==> flow/design.v <==
module Affichage(
    input wire count,               
    input signed [11:0]compteur,        
    output reg [3:0] unite,       
    output reg [3:0] dizaine,     
    output reg [3:0] centaine     
);
 always @(posedge count) begin
	if (compteur <= 999 && compteur >= 0) begin
		unite    = compteur % 10;
		dizaine  = (compteur / 10) % 10;
		centaine = (compteur / 100);
	end
	else begin
		if (compteur < 0)
			begin
				unite    = 0;
				dizaine  = 0;
				centaine = 0;
		  end
		  else begin
				unite    = 9;
				dizaine  = 9;
				centaine = 9;
		  end
	  end
end
endmodule
# --- Step by step through the tools: Affichage ---
# Tool output for the design above, in the order of the flow.
# Lines are those of the file above, counted from 1.
# Library cell names are shortened.
inputs:
  top: "Affichage"
  clock: "count"
  library: "sky130hd"
  lib_corner: "tt_025C_1v80"

# --- Word-level counts ---
# Yosys after proc, flatten, opt, wreduce and memory -nomap, before mapping. Enables and synchronous resets that opt folds into registers are not counted as muxes. Memory bits, and registers merged into a memory's read port (data or address), are not among the register bits. Print and check cells are not counted. Equal cells are merged and count once.
bits:
  register_bits: 12
  in_bits: 13
  output_inout_bits: 12
  wordCells: 15
classes:
  div_mod_pow: 4
  cmp: 3
  mux: 4
  n_reduce_logical: 1
op_table:
  columns: ["operator", "count"]
  rows:
  - ["divider 12 x 8 -> 32 bit (second input constant)", 1]
  - ["divider 12 x 5 -> 32 bit (second input constant)", 1]
  - ["remainder unit 12 x 5 -> 32 bit (second input constant)", 1]
  - ["remainder unit 32 x 5 -> 32 bit (second input constant)", 1]
  - ["two-way mux 4 bit", 4]
  - [">= comparator 12 x 1 -> 1 bit (second input constant)", 1]
  - ["less-than comparator 12 x 1 -> 1 bit (second input constant)", 1]
  - ["<= comparator 12 x 11 -> 1 bit (second input constant)", 1]
  - ["logical AND 1 bit", 1]

# --- Logic depth ---
# Yosys ltp: most cells in a row. Word level: on the elaborated netlist, between registers, memories and ports. Mapped: between sequential cells and ports; inverters and the memories' decode and read muxes count.
logic_depth:
  ltp_word: 3
  ABC_AREA: 0
  depth_mapped: 35
  ltp_nobuf: 29

# --- Mapped cells and area ---
# Yosys stat after the flow's synthesis: flattened, memories mapped to cells. It holds for the ABC_AREA given above (unset counts as 0); a run with the other value may have another netlist.
# Totals and module areas in this step are rounded.
by_type:
  columns: ["cell", "count", "area_total_um2"]
  rows:
  - ["dfxtp_1", 12, 240.23]
  - ["nor2_1", 47, 176.419]
  - ["nand2_1", 46, 172.666]
  - ["a21oi_1", 31, 155.149]
  - ["mux2i_1", 13, 130.125]
  - ["xnor2_1", 14, 122.618]
  - ["nor3_1", 20, 100.096]
  - ["o21ai_0", 19, 95.091]
  - ["a211oi_1", 9, 67.565]
  - ["clkbuf_1", 18, 67.565]
  - ["o211ai_1", 9, 67.565]
  - ["xor2_1", 7, 61.309]
  - ["maj3_1", 6, 60.058]
  - ["a31oi_1", 9, 56.304]
  - ["buf_6", 5, 56.304]
  - ["nand3_1", 11, 55.053]
  - ["ha_1", 4, 50.048]
  - ["nor4_1", 8, 50.048]
# Other cell types: 83; their cells: 191.
mapped:
  cell_count: 479
  yosys_area_mm2: 0.003427
  seqArea_mm2: 0.0002402
  ffs: 12
  buf_cells: 34

# --- Path before layout ---
# Source: OpenSTA report_checks on the synthesized netlist (no wires, ideal clock, input and output delay 20% of the period each), path of least setup slack; recovery checks are left aside. Register names are those of the netlist, which keeps one name where synthesis merged equal registers.
synth_timing:
  kind: "input to register"
  startpoint: "input port compteur[7]"
  endpoint: "register dizaine[3]"
  tclk_ps: 15700
  input_delay_ps: 3140
  setup_ps: 117
  t_first_pin_ps: 3140
  arrival_ps: 9712
  t_required_ps: 15583
  path_slack_ps: 5871
  path_delay_ps: 6689
  path_stages: 32
  path_buffers: 5
  synth_period_reached_ps: 9829
# "path_delay_ps" = arrival - input delay + setup time.
# "path_stages" counts driving pins, that of a launching flip-flop among them; a cell with two outputs on the path counts twice.
# "synth_period_reached_ps" = period - worst setup slack (recovery checks aside). The figure is calculated, with input and output delays left at 20% of the set period.
# Between the ends stands the longest chain of elaborated cells between them, by number of cells; it is not shown to be the way that was timed. Of several equally long chains one is given.
# A line is the first line of the expression or statement that the cell stems from. Yosys adds cells for indexed reads and writes and turns some case tables into memories.
# A register here has more assigning lines than the two given.
synth_via:
  path_cell_list: "buf_6 > or4_4 > o311a_4 > or3_4 > o41ai_1 > a31oi_1 > or2_0 > buf_6 > a221o_1 > or2_1 > buf_6 > buf_6 > a311oi_2 > a41o_2 > nand4_4 > a21o_1 > inv_2 > ha_1 > o21ai_0 > o31a_1 > xor2_1 > a31oi_1 > a21oi_1 > a21oi_1 > or3_1 > clkbuf_2 > or3_1 > o2bb2ai_2 > a21oi_4 > ha_1 > o21ai_0 > a22o_1"
  elab_chain_cells: 3
  cone_cells: 8
  cone_lines: 3
  classes_between: "2 x div; 3 x compare; 2 x mux; 1 x reduce/logical"
synth_rtl:
  columns: ["item", "line_no", "rtl"]
  rows:
  - ["from (decl)", 3, "input signed [11:0]compteur,"]
  - ["divider 12 x 5 -> 32 bit", 11, "dizaine = (compteur / 10) % 10;"]
  - ["remainder unit 32 x 5 -> 32 bit", 11, null]
  - ["two-way mux 4 bit", 9, "if (compteur <= 999 && compteur >= 0) begin"]
  - ["to (assign)", 11, null]
  - ["to (assign)", 18, "dizaine = 0;"]
  - ["to (decl)", 5, "output reg [3:0] dizaine,"]

# --- Timing after layout ---
# From the final timing report of run 1: the path of least setup slack in the routed layout; clock arrival at registers is part of the times.
# The report prints the path's times to 10 ps; the period is as set.
layout_timing:
  kind: "input to register"
  startpoint: "input port compteur[8]"
  endpoint: "register dizaine[3]"
  tclk_ps: 9520
  input_delay_ps: 1900
  setup_ps: 110
  t_first_pin_ps: 1900
  arrival_ps: 9330
  t_required_ps: 9660
  path_slack_ps: 320
  path_stages: 29
  path_buffers: 2
# Between the ends stands the longest chain of elaborated cells between them, by number of cells; it is not shown to be the way that was timed. Of several equally long chains one is given.
# A register here has more assigning lines than the two given.
layout_via:
  path_cell_list: "clkdlybuf4s50_1 > or4_4 > o311a_4 > or3_4 > o41ai_1 > a31oi_1 > or2_0 > a221o_1 > buf_4 > o211ai_1 > a21boi_0 > a311oi_2 > nand4_4 > a21o_1 > inv_2 > ha_1 > o21ai_0 > o31a_1 > xor2_2 > a31oi_1 > a21oi_1 > a21oi_1 > or3_1 > or3_1 > o2bb2ai_2 > a21oi_4 > ha_1 > o21ai_0 > a22o_1"
  elab_chain_cells: 3
  cone_cells: 8
  cone_lines: 3
  classes_between: "2 x div; 3 x compare; 2 x mux; 1 x reduce/logical"
layout_rtl:
  columns: ["item", "line_no", "rtl"]
  rows:
  - ["from (decl)", 3, "input signed [11:0]compteur,"]
  - ["divider 12 x 5 -> 32 bit", 11, "dizaine = (compteur / 10) % 10;"]
  - ["remainder unit 32 x 5 -> 32 bit", 11, null]
  - ["two-way mux 4 bit", 9, "if (compteur <= 999 && compteur >= 0) begin"]
  - ["to (assign)", 11, null]
  - ["to (assign)", 18, "dizaine = 0;"]
  - ["to (decl)", 5, "output reg [3:0] dizaine,"]

# Record of 2 stored runs of the RTL-to-layout flow on Affichage, platform sky130hd. The runs are unordered. Constraints: input delay and output delay 20% of the set period each, output load 0.01 pF.
# "period_reached_ps" means the clock period less the worst setup slack. The figure is calculated, with input and output delays left at 20% of the set period.
# "timing.worst_path_ps" = time allowed to the worst setup path (clock period - input delay - output delay, where it has them) - its slack; a late launch clock adds to it, a late capture clock takes from it.
# "totalPower_mw" rests on the timing tool's default activity at the inputs, not on a simulated workload.
# "timing.worst_path_ps" is given in steps of 10 ps.
# Results are given in rounded form.
runs:
  - name: "run 1"
    settings:
      period_ns: 9.52
      CORE_UTILIZATION: 70
      CAP_MARGIN: 20
      CORE_MARGIN: 2
      SLEW_MARGIN: 20
    results:
      timing.worst_path_ps: 7290
      critical_path_type: "input to register"
      final_stdcell_area_mm2: 0.003989
      totalPower_mw: 0.8639
      yosys.chip_area_mm2: 0.003427
      hold_ws_ps: 2426
      tns_setup_ps: 0
      final_setup_ws_ps: 323
      fin_util_pct: 84.5
      period_reached_ps: 9197
      die_mm2: 0.005472
  - name: "run 2"
    settings:
      period_ns: 5.43
      CORE_UTILIZATION: 20
      SETUP_SLACK_MARGIN: -0.49
      PLACE_DENSITY_LB_ADDON: 0.23
      HOLD_SLACK_MARGIN: -0.05
      CORE_ASPECT_RATIO: 1.09
      CELL_PAD_IN_SITES_GLOBAL_PLACEMENT: 0
      TNS_END_PERCENT: 20
      ABC_AREA: 0
      CTS_CLUSTER_SIZE: 59
      CTS_CLUSTER_DIAMETER: 191
      SLEW_MARGIN: 5
      CAP_MARGIN: 20
      CORE_MARGIN: 2
    results:
      timing.worst_path_ps: 6540
      critical_path_type: "input to register"
      final_stdcell_area_mm2: 0.00567
      totalPower_mw: 1.978
      yosys.chip_area_mm2: 0.003427
      hold_ws_ps: 1548
      tns_setup_ps: -6892
      final_setup_ws_ps: -2191
      fin_util_pct: 34.1
      period_reached_ps: 7621
      die_mm2: 0.0182
