==> flow/design.v <==
module CompteurDecompteurReset(Count, Mode, Reset, Compteur);
input wire Count;
input wire Mode;
input wire Reset;
output wire signed [11:0]Compteur;
reg signed [11:0] InternalCompteur;
always @(negedge Count or posedge Reset) 
begin
	if (Reset == 1)
	begin
		InternalCompteur <= 0;
	end else
	begin
		if (Mode == 1) 
			begin
				InternalCompteur <= InternalCompteur + 1; 
			end
		else
			begin
				InternalCompteur <= InternalCompteur - 1; 
			end
	end	
end
assign Compteur = InternalCompteur;
endmodule
* From RTL to reports: CompteurDecompteurReset
Tool output for the design above, in the order of the flow.
Line numbers count from 1 in the design file above.
The mark -- stands for no value.
- Design top :: CompteurDecompteurReset
- Clock :: Count
- Cell library :: sky130hd
- Corner :: tt_025C_1v80

* Word-level counts
Source: Yosys, flattened and elaborated, memories not mapped. Widths are those after wreduce; folded enables and synchronous resets count as part of the registers. Registers that Yosys merges into a memory's read port (data or address) are not register bits. Print and check cells do not count. Equal cells are merged and count once.
- $add $sub $neg :: 2
- Mux-type cells :: 1
** Operators with widths (count)
- 12-bit by 2-bit adder with 12-bit output with constant B :: 1
- 12-bit by 2-bit subtractor with 12-bit output with constant B :: 1
- 12-bit 2-to-1 mux :: 1
- Register bits :: 12
- Bits of input ports :: 3
- Output and inout port bits :: 12
- Cells after elaboration :: 4

* Depth
Longest topological path by Yosys (ltp), each cell counted once; first at word level (registers and memories cut), then after technology mapping (sequential cells cut; the memories' decode and read muxes count).
- Depth after elaboration :: 2
- ABC_AREA :: 0
- Depth in mapped cells :: 7
- Depth with buffers taken out :: 7

* Netlist
The flow's flattened synthesis, as Yosys stat reports it; memories are mapped. The netlist is that of the ABC_AREA named above (0 if unset); the other value can give another one.
The area totals of this step are shown rounded.
** Cell types
- sky130_fd_sc_hd__dfrtn_1 :: count 12, total area 300.288 sq um
- sky130_fd_sc_hd__ha_1 :: count 10, total area 125.12 sq um
- sky130_fd_sc_hd__xnor2_1 :: count 7, total area 61.309 sq um
- sky130_fd_sc_hd__a21oi_1 :: count 6, total area 30.029 sq um
- sky130_fd_sc_hd__a2111oi_4 :: count 1, total area 27.526 sq um
- sky130_fd_sc_hd__xor2_1 :: count 3, total area 26.275 sq um
- sky130_fd_sc_hd__a21o_1 :: count 3, total area 22.522 sq um
- sky130_fd_sc_hd__nor2_1 :: count 6, total area 22.522 sq um
- sky130_fd_sc_hd__fa_1 :: count 1, total area 20.019 sq um
- sky130_fd_sc_hd__and2_1 :: count 3, total area 18.768 sq um
- sky130_fd_sc_hd__a41oi_2 :: count 1, total area 16.266 sq um
- sky130_fd_sc_hd__a211oi_1 :: count 2, total area 15.014 sq um
- sky130_fd_sc_hd__o21a_1 :: count 2, total area 15.014 sq um
- sky130_fd_sc_hd__and3_4 :: count 1, total area 11.261 sq um
- sky130_fd_sc_hd__inv_1 :: count 3, total area 11.261 sq um
- sky130_fd_sc_hd__o41a_1 :: count 1, total area 11.261 sq um
- sky130_fd_sc_hd__nor3_1 :: count 2, total area 10.01 sq um
- sky130_fd_sc_hd__o21ai_0 :: count 2, total area 10.01 sq um
Other cell types: 7; their cells: 7.
- Mapped cells :: 73
- Mapped area :: 0.0008 sq mm
- Sequential part of the area :: 0.0003 sq mm
- Flip-flops :: 12
- Buffer cells :: 0

Subject: flow runs of CompteurDecompteurReset

Hi,

Below are 2 stored runs of the flow (Yosys, OpenROAD; platform sky130hd) on CompteurDecompteurReset, each with its settings and what was measured, unordered. Constraints: input delay and output delay 20% of the set period each, output load 0.01 pF.
"power consumption" is the tool's figure for a default switching activity; nothing was simulated.
Values from the reports are rounded here.

* Flow run 1
** Files
==> flow/run.sh <==
#!/bin/bash
# the make line also repeats the synthesis and layout settings of config.mk as NAME=value (left out here)
make -C /OpenROAD-flow-scripts/flow DESIGN_CONFIG=/design/flow/config.mk WORK_HOME=/design/flow/orfs CLKGATE_MAP_FILE= finish
==> flow/config.mk <==
export PLATFORM = sky130hd
export DESIGN_NAME = CompteurDecompteurReset
export DESIGN_NICKNAME = CompteurDecompteurReset
export VERILOG_FILES = /design/flow/design.v
export SDC_FILE = /design/flow/constraint.sdc
export NUM_CORES = 4
export LEC_CHECK = 0
export CAP_MARGIN = 10
export CORE_ASPECT_RATIO = 0.69
export CORE_MARGIN = 2
export CORE_UTILIZATION = 59
export GPL_TIMING_DRIVEN = 0
export MAX_ROUTING_LAYER = met4
export PLACE_DENSITY_LB_ADDON = 0.23
export SLEW_MARGIN = 20
export TNS_END_PERCENT = 30
==> flow/constraint.sdc <==
create_clock -name core_clock -period 6.18 [get_ports {Count}]
set_input_delay 1.2360 -clock core_clock [delete_from_list [all_inputs] [get_ports {Count}]]
set_output_delay 1.2360 -clock core_clock [all_outputs]
set_load 0.01 [all_outputs]
** Results
Incomplete, floorplanning halted on PDN-0185.

* Flow run 2
** Files
==> flow/run.sh <==
#!/bin/bash
# the make line also repeats the synthesis and layout settings of config.mk as NAME=value (left out here)
make -C /OpenROAD-flow-scripts/flow DESIGN_CONFIG=/design/flow/config.mk WORK_HOME=/design/flow/orfs CLKGATE_MAP_FILE= finish
==> flow/config.mk <==
export PLATFORM = sky130hd
export DESIGN_NAME = CompteurDecompteurReset
export DESIGN_NICKNAME = CompteurDecompteurReset
export VERILOG_FILES = /design/flow/design.v
export SDC_FILE = /design/flow/constraint.sdc
export NUM_CORES = 4
export LEC_CHECK = 0
export ABC_AREA = 0
export CAP_MARGIN = 20
export CELL_PAD_IN_SITES_GLOBAL_PLACEMENT = 0
export CORE_MARGIN = 2
export CORE_UTILIZATION = 51
export CTS_CLUSTER_SIZE = 30
export GPL_ROUTABILITY_DRIVEN = 0
export PLACE_DENSITY_LB_ADDON = 0.03
export SETUP_SLACK_MARGIN = 0.87
export SLEW_MARGIN = 20
==> flow/constraint.sdc <==
create_clock -name core_clock -period 7.19 [get_ports {Count}]
set_input_delay 1.4380 -clock core_clock [delete_from_list [all_inputs] [get_ports {Count}]]
set_output_delay 1.4380 -clock core_clock [all_outputs]
set_load 0.01 [all_outputs]
** Results
- Synthesis area :: 0.0008 sq mm
- Area of the die :: 0.0019 sq mm
- Post-route worst hold slack :: 390 ps
- Utilization after routing :: 0.9
- Standard-cell area after layout :: 0.0013 sq mm
- Worst setup slack after layout :: 560 ps
- Power consumption :: 0.69 mW
- Final setup TNS :: 0 ps

Regards
